==> flow/design.v <==
module counter(pc_addr,ir_addr,load,clock,rst);
    output[12:0] pc_addr;
    input[12:0] ir_addr;
    input load,clock,rst;
    reg[12:0] pc_addr;
    always @(posedge clock or posedge rst)
       begin
           if(rst)
             pc_addr<=13'h0000;          
           else
             if(load)
               pc_addr<=ir_addr;         
             else
               pc_addr<=pc_addr+1;       
       end
endmodule
# [Reports on counter]
# The steps from the RTL of counter to its reports follow in flow order.
# Lines are those of the file above, counted from 1.
# Operators carry their Yosys type and port widths (W data, S select, Z words).
# Cell names lack the library's common part.
# Not given: n/a
[design] design="counter" clock_port="clock" lib="sky130hd" corner="tt_025C_1v80"

# [Elaborated design]
# Yosys after proc, flatten, opt, wreduce and memory -nomap, before mapping. Enables and synchronous resets that opt folds into registers are not counted as muxes. Memory bits, and registers merged into a memory's read port (data or address), are not among the register bits. Print and check cells are not counted. Equal cells are merged and count once.
[word_totals] clocked_rd_ports_x_width=0 out_inout_bits=13 in_bits=16 ramBits=0 latchBits=0 ff_bits=13 n_memories=0 romBits=0 word_cells=3
[op_classes] div=0 n_logic=0 eq_ne=0 addsub=1 n_cmp=0 muxes=1 multipliers=0 n_shift=0 reduce_and_logical=0
[op_table] cell="$add A13 B1 Y13 const B" count=1
[op_table] cell="$mux W13" count=1

# [Depth]
# Longest topological path by Yosys (ltp), each cell counted once; first at word level (registers and memories cut), then after technology mapping (sequential cells cut; the memories' decode and read muxes count).
[logic_depth] ltp_word=2 ABC_AREA=0 depth_mapped=5 depth_no_buf=5

# [After synthesis]
# Source: synth_stat.txt of the flow (Yosys; design flattened, memories mapped). It holds for the ABC_AREA given above (unset counts as 0); a run with the other value may have another netlist.
[by_type] cell="dfrtp_1" count=13 type_area_um2=325.312
[by_type] cell="nand2_1" count=16 type_area_um2=60.058
[by_type] cell="xor2_1" count=6 type_area_um2=52.55
[by_type] cell="o21ai_0" count=10 type_area_um2=50.048
[by_type] cell="xnor2_1" count=5 type_area_um2=43.792
[by_type] cell="ha_1" count=1 type_area_um2=12.512
[by_type] cell="nand4_1" count=2 type_area_um2=12.512
[by_type] cell="nand4_2" count=1 type_area_um2=12.512
[by_type] cell="nor4_2" count=1 type_area_um2=12.512
[by_type] cell="mux2_2" count=1 type_area_um2=11.261
[by_type] cell="and4_2" count=1 type_area_um2=10.01
[by_type] cell="nand3_1" count=2 type_area_um2=10.01
[by_type] cell="nand3_2" count=1 type_area_um2=10.01
[by_type] cell="nor3_1" count=2 type_area_um2=10.01
[by_type] cell="and4_1" count=1 type_area_um2=8.758
[by_type] cell="o21ai_2" count=1 type_area_um2=8.758
[by_type] cell="buf_4" count=1 type_area_um2=7.507
[by_type] cell="and2_1" count=1 type_area_um2=6.256
# Other cell types: 4; their cells: 4.
[synth_totals] buffers=2 sequential_area_mm2=0.0003253 flip_flops=13 synth_area_mm2=0.0006807 stdcells=70

# [Timing after synthesis]
# OpenSTA on the mapped netlist: ideal clock, no wires. The path of least setup slack (recovery checks aside). Input and output delay are each 20% of the period. Register names are those of the netlist, which keeps one name where synthesis merged equal registers.
[synth_timing] kind="register to register" from="register pc_addr[0]" to="register pc_addr[8]" t_required_ps=2987 n_path_buf=0 path_delay_ps=1344 setup_slack_ps=1726 clock_period_ps=3070 arrival_time_ps=1261 setup_time_ps=83 t_first_pin_ps=0 path_stages=6 period_less_setup_slack_ps=1344
# "path_delay_ps" = arrival - input delay + setup time.
# "path_stages" counts driving pins, that of a launching flip-flop among them; a cell with two outputs on the path counts twice.
# "period_less_setup_slack_ps" = period - worst setup slack (recovery checks aside). The figure is calculated, with input and output delays left at 20% of the set period.
# The rows between start and end are the longest chain of elaborated cells between them; the timing report does not say that the signal goes this way. Where chains are equally long, one stands for them.
# Each line given opens the expression or statement behind the cell; cells for indexed reads and writes are added by Yosys, which also makes memories of some case tables.
# A register here has more assigning lines than the two given.
[synth_via] cell_sequence="dfrtp_1 ha_1 and4_1 nand4_1 xor2_1 o21ai_0" elab_chain_len=2 cells_between=2 cone_lines=2 cone_classes="add/sub: 1; mux: 1"
[synth_lines] element="from (decl)" line=2 rtl="output[12:0] pc_addr;"
[synth_lines] element="from (assign)" line=12 rtl="pc_addr<=ir_addr;"
[synth_lines] element="from (assign)" line=14 rtl="pc_addr<=pc_addr+1;"
[synth_lines] element="$add A13 B1 Y13" line=14
[synth_lines] element="$mux W13" line=11 rtl="if(load)"
[synth_lines] element="to (assign)" line=12
[synth_lines] element="to (assign)" line=14
[synth_lines] element="to (decl)" line=2

# [Worst path after layout]
# From the final timing report of record 1: the path of least setup slack in the routed layout; clock arrival at registers is part of the times.
# The report prints the path's times to 10 ps; the period is as set.
[layout_timing] kind="register to output" from="register pc_addr[5]" to="output port pc_addr[5]" n_path_buf=1 t_required_ps=1910 t_first_pin_ps=270 out_delay_ps=480 setup_slack_ps=580 clock_period_ps=2390 path_stages=2 arrival_time_ps=1330
# A register here has more assigning lines than the two given.
[layout_via] cell_sequence="dfrtp_1 clkdlybuf4s50_1" elab_chain_len=0 cells_between=0 cone_lines=0
[layout_lines] element="from (decl)" line=2 rtl="output[12:0] pc_addr;"
[layout_lines] element="from (assign)" line=12 rtl="pc_addr<=ir_addr;"
[layout_lines] element="from (assign)" line=14 rtl="pc_addr<=pc_addr+1;"
[layout_lines] element="to (decl)" line=2

# Stored flow runs of counter (2 of them; Yosys, OpenROAD, sky130hd). They differ in their settings and are not a sequence. Constraints: input delay and output delay 20% of the set period each, output load 0.01 pF.
# "timing.achieved_period_ps" means the clock period less the worst setup slack. The figure is calculated, with input and output delays left at 20% of the set period.
# "critical_path_time_ps" is the time allowed to the run's worst setup path (the clock period less input and output delay, where it has them) less its slack. Clock arrival times count: a late capture clock shortens it, a late launch clock lengthens it.
# "design_power_uw": no workload was simulated; the value follows from the tool's default switching activity.
# "critical_path_time_ps" is given in steps of 10 ps.
run="record 1" settings period_ns=2.39 CORE_UTILIZATION=43 HOLD_SLACK_MARGIN=0.22 CORE_MARGIN=7 CAP_MARGIN=10 SLEW_MARGIN=20
run="record 1" results post_synth_area_mm2=0.0006807 total_die_area_mm2=0.0028928 finalCellArea_mm2=0.0010035 layout_utilization_pct=67.4 fin_ws_ps=579 total_negative_slack_ps=0 design_power_uw=563.1 timing.achieved_period_ps=1811 critical_path_time_ps=1330 critical_path_kind="register to output"
run="record 2" settings period_ns=1.56 SETUP_SLACK_MARGIN=0.26 CAP_MARGIN=20 CORE_MARGIN=2 CORE_UTILIZATION=40 SLEW_MARGIN=20
run="record 2" results post_synth_area_mm2=0.0006807 total_die_area_mm2=0.0020476 finalCellArea_mm2=0.0011574 layout_utilization_pct=74.2 fin_ws_ps=253 total_negative_slack_ps=0 design_power_uw=922.5 timing.achieved_period_ps=1307 critical_path_time_ps=990 critical_path_kind="register to output"
