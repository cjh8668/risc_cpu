==> flow/design.v <==
module machine(inc_pc,load_acc,load_pc,rd,wr,load_ir,datactl_ena,halt,clk1,zero,ena,opcode);
    output inc_pc,load_pc,load_acc,rd,wr,load_ir;
    output datactl_ena,halt;
    input clk1,zero,ena;
    input[2:0] opcode;
    reg inc_pc,load_acc,load_pc,rd,wr,load_ir;
    reg datactl_ena,halt;
    reg[2:0] state;
   parameter  HLT=3'b000,
              SKZ=3'b001,
              ADD=3'b010,
              AND=3'b011,
              XOR=3'b100,
              LDA=3'b101,
              STO=3'b110,
              JMP=3'b111;
  always @(negedge clk1)
    begin
        if(!ena)
          begin
              state<=3'b000;
              {inc_pc,load_acc,load_pc,rd}<=4'b0000;
              {wr,load_ir,datactl_ena,halt}<=4'b0000;
          end
        else
        ct1_cycle;
   end
   task ct1_cycle;
       begin
           casex(state)
               3'b000:  
                  begin
                    {inc_pc,load_acc,load_pc,rd}<=4'b0001;
                    {wr,load_ir,datactl_ena,halt}<=4'b0100;
                    state<=3'b001;
                  end
                3'b001:  
                   begin
                     {inc_pc,load_acc,load_pc,rd}<=4'b1001;
                     {wr,load_ir,datactl_ena,halt}<=4'b0100;
                     state<=3'b010;
                   end
                3'b010:  
                   begin
                     {inc_pc,load_acc,load_pc,rd}<=4'b0000;
                     {wr,load_ir,datactl_ena,halt}<=4'b0000;
                     state<=3'b011;
                   end
                3'b011:   
                   begin
                     if(opcode==HLT)
                      begin
                        {inc_pc,load_acc,load_pc,rd}<=4'b1000;
                        {wr,load_ir,datactl_ena,halt}<=4'b0001;
                       end
                     else   
                       begin
                         {inc_pc,load_acc,load_pc,rd}<=4'b1000;
                         {wr,load_ir,datactl_ena,halt}<=4'b0000; 
                       end  
                         state<=3'b100;
                   end
                3'b100: 
                   begin
                    if(opcode==JMP)   
                     begin
                     {inc_pc,load_acc,load_pc,rd}<=4'b0010;
                     {wr,load_ir,datactl_ena,halt}<=4'b0000;
                     end
                    else  
                     if(opcode==ADD||opcode==AND||opcode==XOR||opcode==LDA)
                       begin
                         {inc_pc,load_acc,load_pc,rd}<=4'b0001;
                         {wr,load_ir,datactl_ena,halt}<=4'b0000;
                       end
                    else 
                      if(opcode==STO)
                        begin
                           {inc_pc,load_acc,load_pc,rd}<=4'b0000;
                           {wr,load_ir,datactl_ena,halt}<=4'b0010;
                        end  
                    else 
                         begin
                           {inc_pc,load_acc,load_pc,rd}<=4'b0000;
                           {wr,load_ir,datactl_ena,halt}<=4'b0000;
                         end
                     state<=3'b101 ;
                   end
                3'b101: 
                   begin  
                     if(opcode==ADD||opcode==AND||opcode==XOR||opcode==LDA)
                       begin
                         {inc_pc,load_acc,load_pc,rd}<=4'b0101;
                         {wr,load_ir,datactl_ena,halt}<=4'b0000;
                       end
                     else                        
                       if(opcode==SKZ&&zero==1)
                         begin
                             {inc_pc,load_acc,load_pc,rd}<=4'b1000;
                             {wr,load_ir,datactl_ena,halt}<=4'b0000;
                         end
                       else  
                        if(opcode==JMP)
                           begin
                             {inc_pc,load_acc,load_pc,rd}<=4'b1010;
                             {wr,load_ir,datactl_ena,halt}<=4'b0000;
                           end
                        else  
                         if(opcode==STO) 
                           begin
                             {inc_pc,load_acc,load_pc,rd}<=4'b0000;
                             {wr,load_ir,datactl_ena,halt}<=4'b1010;
                           end
                        else  
                           begin
                             {inc_pc,load_acc,load_pc,rd}<=4'b0000;
                             {wr,load_ir,datactl_ena,halt}<=4'b0000;
                           end
                     state<=3'b110 ;
                   end
                3'b110: 
                   begin
                    if(opcode==STO)
                     begin
                     {inc_pc,load_acc,load_pc,rd}<=4'b0000;
                     {wr,load_ir,datactl_ena,halt}<=4'b0000;
                     end
                    else
                     if(opcode==ADD||opcode==AND||opcode==XOR||opcode==LDA)
                       begin
                         {inc_pc,load_acc,load_pc,rd}<=4'b0101;
                         {wr,load_ir,datactl_ena,halt}<=4'b0000;
                       end 
                      else
                          begin
                             {inc_pc,load_acc,load_pc,rd}<=4'b0000;
                             {wr,load_ir,datactl_ena,halt}<=4'b0000;
                           end
                     state<=3'b111;
                   end
                3'b111: 
                   begin
                    if(opcode==SKZ&&zero==1)
                     begin
                     {inc_pc,load_acc,load_pc,rd}<=4'b1000;
                     {wr,load_ir,datactl_ena,halt}<=4'b0000;
                     end
                    else
                     begin
                     {inc_pc,load_acc,load_pc,rd}<=4'b0000;
                     {wr,load_ir,datactl_ena,halt}<=4'b0000;
                     end
                     state<=3'b000;
                   end
                default:
                     begin
                     {inc_pc,load_acc,load_pc,rd}<=4'b0000;
                     {wr,load_ir,datactl_ena,halt}<=4'b0000;
                     state<=3'b000;
                     end
            endcase
        end
   endtask
endmodule
* From RTL to reports: machine
Tool output for the design above, in the order of the flow.
Line numbers count from 1 in the design file above.
The mark n/a stands for no value.
- Design top :: machine
- Clock input :: clk1
- Standard-cell library :: sky130hd
- Library corner :: tt_025C_1v80

* After elaboration
Source: Yosys, flattened and elaborated, memories not mapped. Widths are those after wreduce; folded enables and synchronous resets count as part of the registers. Registers that Yosys merges into a memory's read port (data or address) are not register bits. Print and check cells do not count. Equal cells are merged and count once.
- $add $sub $neg :: 0
- Multipliers :: 0
- Divide/modulo/power cells :: 0
- Order comparisons :: 0
- Equality and inequality tests :: 14
- Shift operators :: 0
- Muxes and demuxes :: 19
- Bitwise logic cells :: 0
- Reduce/logical cells :: 8
** Operators with widths (count)
- 4-bit case mux with 8-bit select :: 1
- 4-bit 2-to-1 mux :: 8
- 3-bit equality test with constant B :: 8
- 3-bit case mux with 8-bit select :: 1
- 4-bit case mux with 5-bit select :: 1
- 3-bit by 2-bit equality test with 1-bit output with constant B :: 4
- 2-bit 2-to-1 mux :: 4
- 3-bit by 1-bit equality test with 1-bit output with constant B :: 2
- 3-bit zero test :: 2
- 3-bit 2-to-1 mux :: 2
- 1-bit logical OR :: 3
- 3-bit OR reduction :: 1
- 2-bit OR reduction :: 1
- 1-bit 2-to-1 mux :: 2
- 1-bit logical AND :: 1
- Register bits :: 11
- Latch bits :: 0
- RAM bits :: 0
- ROM bits :: 0
- Clocked read ports x word width :: 0
- Memory cells :: 0
- Input port bits :: 6
- Output and inout bits :: 8
- Cells after elaboration :: 50

* Longest topological paths
Depth = most cells in a row (Yosys ltp): at word level without a register or memory, in the mapped netlist without a sequential cell, where the memories' decode and read muxes count.
- Depth in word-level cells :: 7
- ABC_AREA :: 0
- Depth in mapped cells :: 4

* Netlist
Source: synth_stat.txt of the flow (Yosys; design flattened, memories mapped). It holds for the ABC_AREA given above (unset counts as 0); a run with the other value may have another netlist.
The area totals of this step are shown rounded.
** Cells by type
- sky130_fd_sc_hd__dfxtp_1 :: count 16, total area 320.307 um2
- sky130_fd_sc_hd__and2_1 :: count 8, total area 50.048 um2
- sky130_fd_sc_hd__nor2_1 :: count 5, total area 18.768 um2
- sky130_fd_sc_hd__nor3b_1 :: count 2, total area 15.014 um2
- sky130_fd_sc_hd__nor4b_2 :: count 1, total area 15.014 um2
- sky130_fd_sc_hd__and4_4 :: count 1, total area 11.261 um2
- sky130_fd_sc_hd__nand2_1 :: count 3, total area 11.261 um2
- sky130_fd_sc_hd__o41a_1 :: count 1, total area 11.261 um2
- sky130_fd_sc_hd__nor3_1 :: count 2, total area 10.01 um2
- sky130_fd_sc_hd__o31a_1 :: count 1, total area 8.758 um2
- sky130_fd_sc_hd__or3b_1 :: count 1, total area 8.758 um2
- sky130_fd_sc_hd__xnor2_1 :: count 1, total area 8.758 um2
- sky130_fd_sc_hd__nand2b_1 :: count 1, total area 6.256 um2
- sky130_fd_sc_hd__a21oi_1 :: count 1, total area 5.005 um2
- sky130_fd_sc_hd__o21ai_0 :: count 1, total area 5.005 um2
- sky130_fd_sc_hd__clkbuf_1 :: count 1, total area 3.754 um2
- sky130_fd_sc_hd__inv_1 :: count 1, total area 3.754 um2
- Cell count :: 47
- Cell area after synthesis :: 513 um2
- Flip-flops :: 16
- Buffer cells :: 1

==> runs of machine <==
Record of 2 stored runs of the RTL-to-layout flow on machine, platform sky130hd. The runs are unordered. Constraints: input delay and output delay 20% of the set period each, output load 0.01 pF.
"total power after layout" rests on the timing tool's default activity at the inputs, not on a simulated workload.
Values from the reports are rounded here.

** Flow run A
- Settings :: period_ns=1.71; CORE_UTILIZATION=45; SETUP_SLACK_MARGIN=0.02; PLACE_DENSITY=0.77; CORE_ASPECT_RATIO=0.81; CORE_MARGIN=5; CELL_PAD_IN_SITES_GLOBAL_PLACEMENT=2; GPL_TIMING_DRIVEN=0; CTS_CLUSTER_SIZE=44; CAP_MARGIN=20; SLEW_MARGIN=20
- Standard-cell area after layout :: 757 um2
- Utilization of the finished layout :: 0.679
- Total power after layout :: 0.000785 W
- Full die area :: 1920 um2
- Setup slack of the worst path :: -0.261 ns
- Total negative slack on setup checks :: -1.97 ns
- Worst hold slack in the final report :: 0.424 ns
- Synthesis area :: 513 um2

** Flow run B
- Settings :: period_ns=1.91; CAP_MARGIN=20; CORE_MARGIN=2; CORE_UTILIZATION=40; SLEW_MARGIN=20
- Standard-cell area after layout :: 744 um2
- Utilization of the finished layout :: 0.644
- Total power after layout :: 0.000687 W
- Full die area :: 1580 um2
- Setup slack of the worst path :: -0.196 ns
- Total negative slack on setup checks :: -1.46 ns
- Worst hold slack in the final report :: 0.432 ns
- Synthesis area :: 513 um2
