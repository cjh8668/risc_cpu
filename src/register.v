==> flow/design.v <==
module register(opc_iraddr,data,ena,clk1,rst);
    output[15:0] opc_iraddr;
    input[7:0] data;
    input ena,clk1,rst;
    reg[15:0] opc_iraddr;
    reg state;         
    always @(posedge clk1)
       begin
           if(rst)
             begin
                 opc_iraddr<=16'h0000;   
                 state<=1'b0;          
             end
           else
             begin
                if(ena)             
                  begin              
                      case(state)    
                          1'b0: begin
                                  opc_iraddr[15:8]<=data;
                                  state<=1'b1;
                                end
                          1'b1: begin
                                   opc_iraddr[7:0]<=data;
                                   state<=1'b0;
                                end
                       default: begin
                                   opc_iraddr<=16'hxxxx;
                                   state<=1'bx;
                                end
                      endcase
                  end
                else
                  state<=1'b0;
               end
           end
endmodule
======== Tool chain data of register ========
What the tools print for register, step after step.
Line numbers count from 1 in the design file above.
Cell names lack the library's common part.
Not given: -
inputs
  design top .............................. register
  clock port .............................. clk1
  library ................................. sky130hd
  timing corner ........................... tt_025C_1v80

======== Word level ========
Source: Yosys, flattened and elaborated, memories not mapped. Widths are those after wreduce. Registers that Yosys merges into a memory's read port (data or address) are not register bits. Print and check cells do not count. Equal cells are merged and count once.
operators by class
  mux-type cells .......................... 1
  bitwise operators ....................... 2
  reduce/logical cells .................... 3
operators by type and width
  operator                       number
  AND reduction 2 bit            2
  inverter 1 bit                 2
  OR reduction 2 bit             1
  case mux 1 bit (select 2 bit)  1
bit counts
  flip-flop bits (word level) ............. 17
  input port bits ......................... 11
  output and inout port bits .............. 16
  cells after elaboration ................. 9

======== Depth ========
Depth = most cells in a row (Yosys ltp): at word level without a register or memory, in the mapped netlist without a sequential cell, where the memories' decode and read muxes count.
logic depth
  depth after elaboration ................. 2
  ABC_AREA ................................ 0
  gate-level depth with buffers ........... 3
  depth with buffers taken out ............ 2

======== After synthesis ========
Yosys stat after the flow's synthesis: flattened, memories mapped to cells. It holds for the ABC_AREA given above (unset counts as 0); a run with the other value may have another netlist.
mapped netlist
  cell count .............................. 66
  synthesis area .......................... 0.0007132 mm²
  sequential part of the area ............. 0.0003403 mm²
  flip-flop cells ......................... 17
  buffers ................................. 4
cells by type
  type      number
  dfxtp_1   17
  mux2i_1   16
  nand2b_1  25
  buf_6     2
  buf_2     2
  and2_4    1
  and2b_1   1
  nand2_1   1
  nor2_1    1

======== Path before layout ========
Path of least setup slack by OpenSTA after synthesis, without wires, with an ideal clock, recovery checks aside; 20% of the period is set as input and as output delay. Where synthesis merged equal registers, the netlist keeps one of their names.
timing post-synthesis
  path type ............................... reg2reg
  from .................................... reg state
  to ...................................... reg opc_iraddr[15]
  period .................................. 0.798 ns
  setup time .............................. 0.072 ns
  data arrival time ....................... 0.727 ns
  slack ................................... 0.000 ns
  path delay .............................. 0.799 ns
  driving pins on the path ................ 3
  buffers on the path ..................... 0
  synthesis period reached ................ 0.798 ns
"path delay" = arrival - input delay + setup time.
"driving pins on the path": output pins that drive a net of the path, with the launching flip-flop's if there is one; two outputs of one cell count as two.
"synthesis period reached" = period - worst setup slack (recovery checks aside). The figure is calculated, with input and output delays left at 20% of the set period.
The rows between start and end are the longest chain of elaborated cells between them; the timing report does not say that the signal goes this way. Where chains are equally long, one stands for them.
A line is the first line of the expression or statement that the cell stems from. Yosys adds cells for indexed reads and writes and turns some case tables into memories.
At most two assigning lines are given for a register; there are more.
on the way, post-synthesis
  path through ............................ dfxtp_1 -> and2b_1 -> mux2i_1
  cells in the longest elaborated chain ... 2
RTL lines, path post-synthesis
  item                 RTL line  text
  start, declared      6         reg state;
  start, assigned      12        state<=1'b0;
  start, assigned      21        state<=1'b1;
  inverter 1 bit       -
  AND reduction 2 bit  -
  end, assigned        11        opc_iraddr<=16'h0000;
  end, assigned        20        opc_iraddr[15:8]<=data;
  end, declared        2         output[15:0] opc_iraddr;

======== Worst path after layout ========
Path of least setup slack in the final report of record 1 (OpenROAD, finished layout, wires in). Where an end is a register, its clock arrival counts in the times.
timing post-layout
  path type ............................... reg2reg
  from .................................... reg state
  to ...................................... reg opc_iraddr[9]
  period .................................. 0.612 ns
  setup time .............................. 0.07 ns
  data arrival time ....................... 1.08 ns
  slack ................................... -0.26 ns
  driving pins on the path ................ 3
  buffers on the path ..................... 0
The rows between start and end are the longest chain of elaborated cells between them; the timing report does not say that the signal goes this way. Where chains are equally long, one stands for them.
At most two assigning lines are given for a register; there are more.
on the way, post-layout
  path through ............................ dfxtp_2 -> and2b_2 -> mux2i_1
  cells in the longest elaborated chain ... 2
RTL lines, path post-layout
  item                 RTL line  text
  start, declared      6         reg state;
  start, assigned      12        state<=1'b0;
  start, assigned      21        state<=1'b1;
  inverter 1 bit       -
  AND reduction 2 bit  -
  end, assigned        11        opc_iraddr<=16'h0000;
  end, assigned        20        opc_iraddr[15:8]<=data;
  end, declared        2         output[15:0] opc_iraddr;

Settings and measured results of 2 stored flow runs for module register (sky130hd), not sorted in any way. The constraints put input and output delay at 20% of the set period each and load the outputs with 0.01 pF.
"clock period achieved": clock period set for the run, less the worst setup slack. It is reckoned from that one timing run; input and output delays stay at 20% of the period that was set.
"critical setup path time" is the time allowed to the run's worst setup path (the clock period less input and output delay, where it has them) less its slack. Clock arrival times count: a late capture clock shortens it, a late launch clock lengthens it.
"power consumption": no workload was simulated; the value follows from the tool's default switching activity.

======== record 1 ========
==> flow/run.sh <==
#!/bin/bash
# the make line also repeats the synthesis and layout settings of config.mk as NAME=value (left out here)
make -C /OpenROAD-flow-scripts/flow DESIGN_CONFIG=/design/flow/config.mk WORK_HOME=/design/flow/orfs CLKGATE_MAP_FILE= finish
==> flow/config.mk <==
export PLATFORM = sky130hd
export DESIGN_NAME = register
export DESIGN_NICKNAME = register
export VERILOG_FILES = /design/flow/design.v
export SDC_FILE = /design/flow/constraint.sdc
export NUM_CORES = 4
export LEC_CHECK = 0
export CAP_MARGIN = 20
export CELL_PAD_IN_SITES_DETAIL_PLACEMENT = 2
export CORE_MARGIN = 5
export CORE_UTILIZATION = 20
export CTS_CLUSTER_SIZE = 17
export MAX_ROUTING_LAYER = met5
export MIN_ROUTING_LAYER = met1
export PLACE_DENSITY_LB_ADDON = 0.11
export SETUP_SLACK_MARGIN = 0.18
export SLEW_MARGIN = 20
==> flow/constraint.sdc <==
create_clock -name core_clock -period 0.612 [get_ports {clk1}]
set_input_delay 0.1224 -clock core_clock [delete_from_list [all_inputs] [get_ports {clk1}]]
set_output_delay 0.1224 -clock core_clock [all_outputs]
set_load 0.01 [all_outputs]

-------- measured, record 1 --------
  power consumption ....................... 0.00224 W
  worst setup slack after layout .......... -0.260 ns
  critical setup path time ................ 0.87 ns
  worst path kind ......................... reg2reg
  area inside the die boundary ............ 0.0048602 mm²
  final setup TNS ......................... -7.255 ns
  netlist area reported by Yosys .......... 0.0007132 mm²
  clock period achieved ................... 0.872 ns
  std-cell area (final layout) ............ 0.0011786 mm²

======== record 2 ========
==> flow/run.sh <==
#!/bin/bash
# the make line also repeats the synthesis and layout settings of config.mk as NAME=value (left out here)
make -C /OpenROAD-flow-scripts/flow DESIGN_CONFIG=/design/flow/config.mk WORK_HOME=/design/flow/orfs CLKGATE_MAP_FILE= finish
==> flow/config.mk <==
export PLATFORM = sky130hd
export DESIGN_NAME = register
export DESIGN_NICKNAME = register
export VERILOG_FILES = /design/flow/design.v
export SDC_FILE = /design/flow/constraint.sdc
export NUM_CORES = 4
export LEC_CHECK = 0
export CAP_MARGIN = 20
export CORE_MARGIN = 2
export CORE_UTILIZATION = 40
export SETUP_SLACK_MARGIN = -0.04
export SLEW_MARGIN = 20
==> flow/constraint.sdc <==
create_clock -name core_clock -period 0.907 [get_ports {clk1}]
set_input_delay 0.1814 -clock core_clock [delete_from_list [all_inputs] [get_ports {clk1}]]
set_output_delay 0.1814 -clock core_clock [all_outputs]
set_load 0.01 [all_outputs]

-------- measured, record 2 --------
  power consumption ....................... 0.001478 W
  worst setup slack after layout .......... -0.009 ns
  critical setup path time ................ 0.74 ns
  worst path kind ......................... reg2out
  area inside the die boundary ............ 0.0021368 mm²
  final setup TNS ......................... -0.054 ns
  netlist area reported by Yosys .......... 0.0007132 mm²
  clock period achieved ................... 0.916 ns
  std-cell area (final layout) ............ 0.0011161 mm²
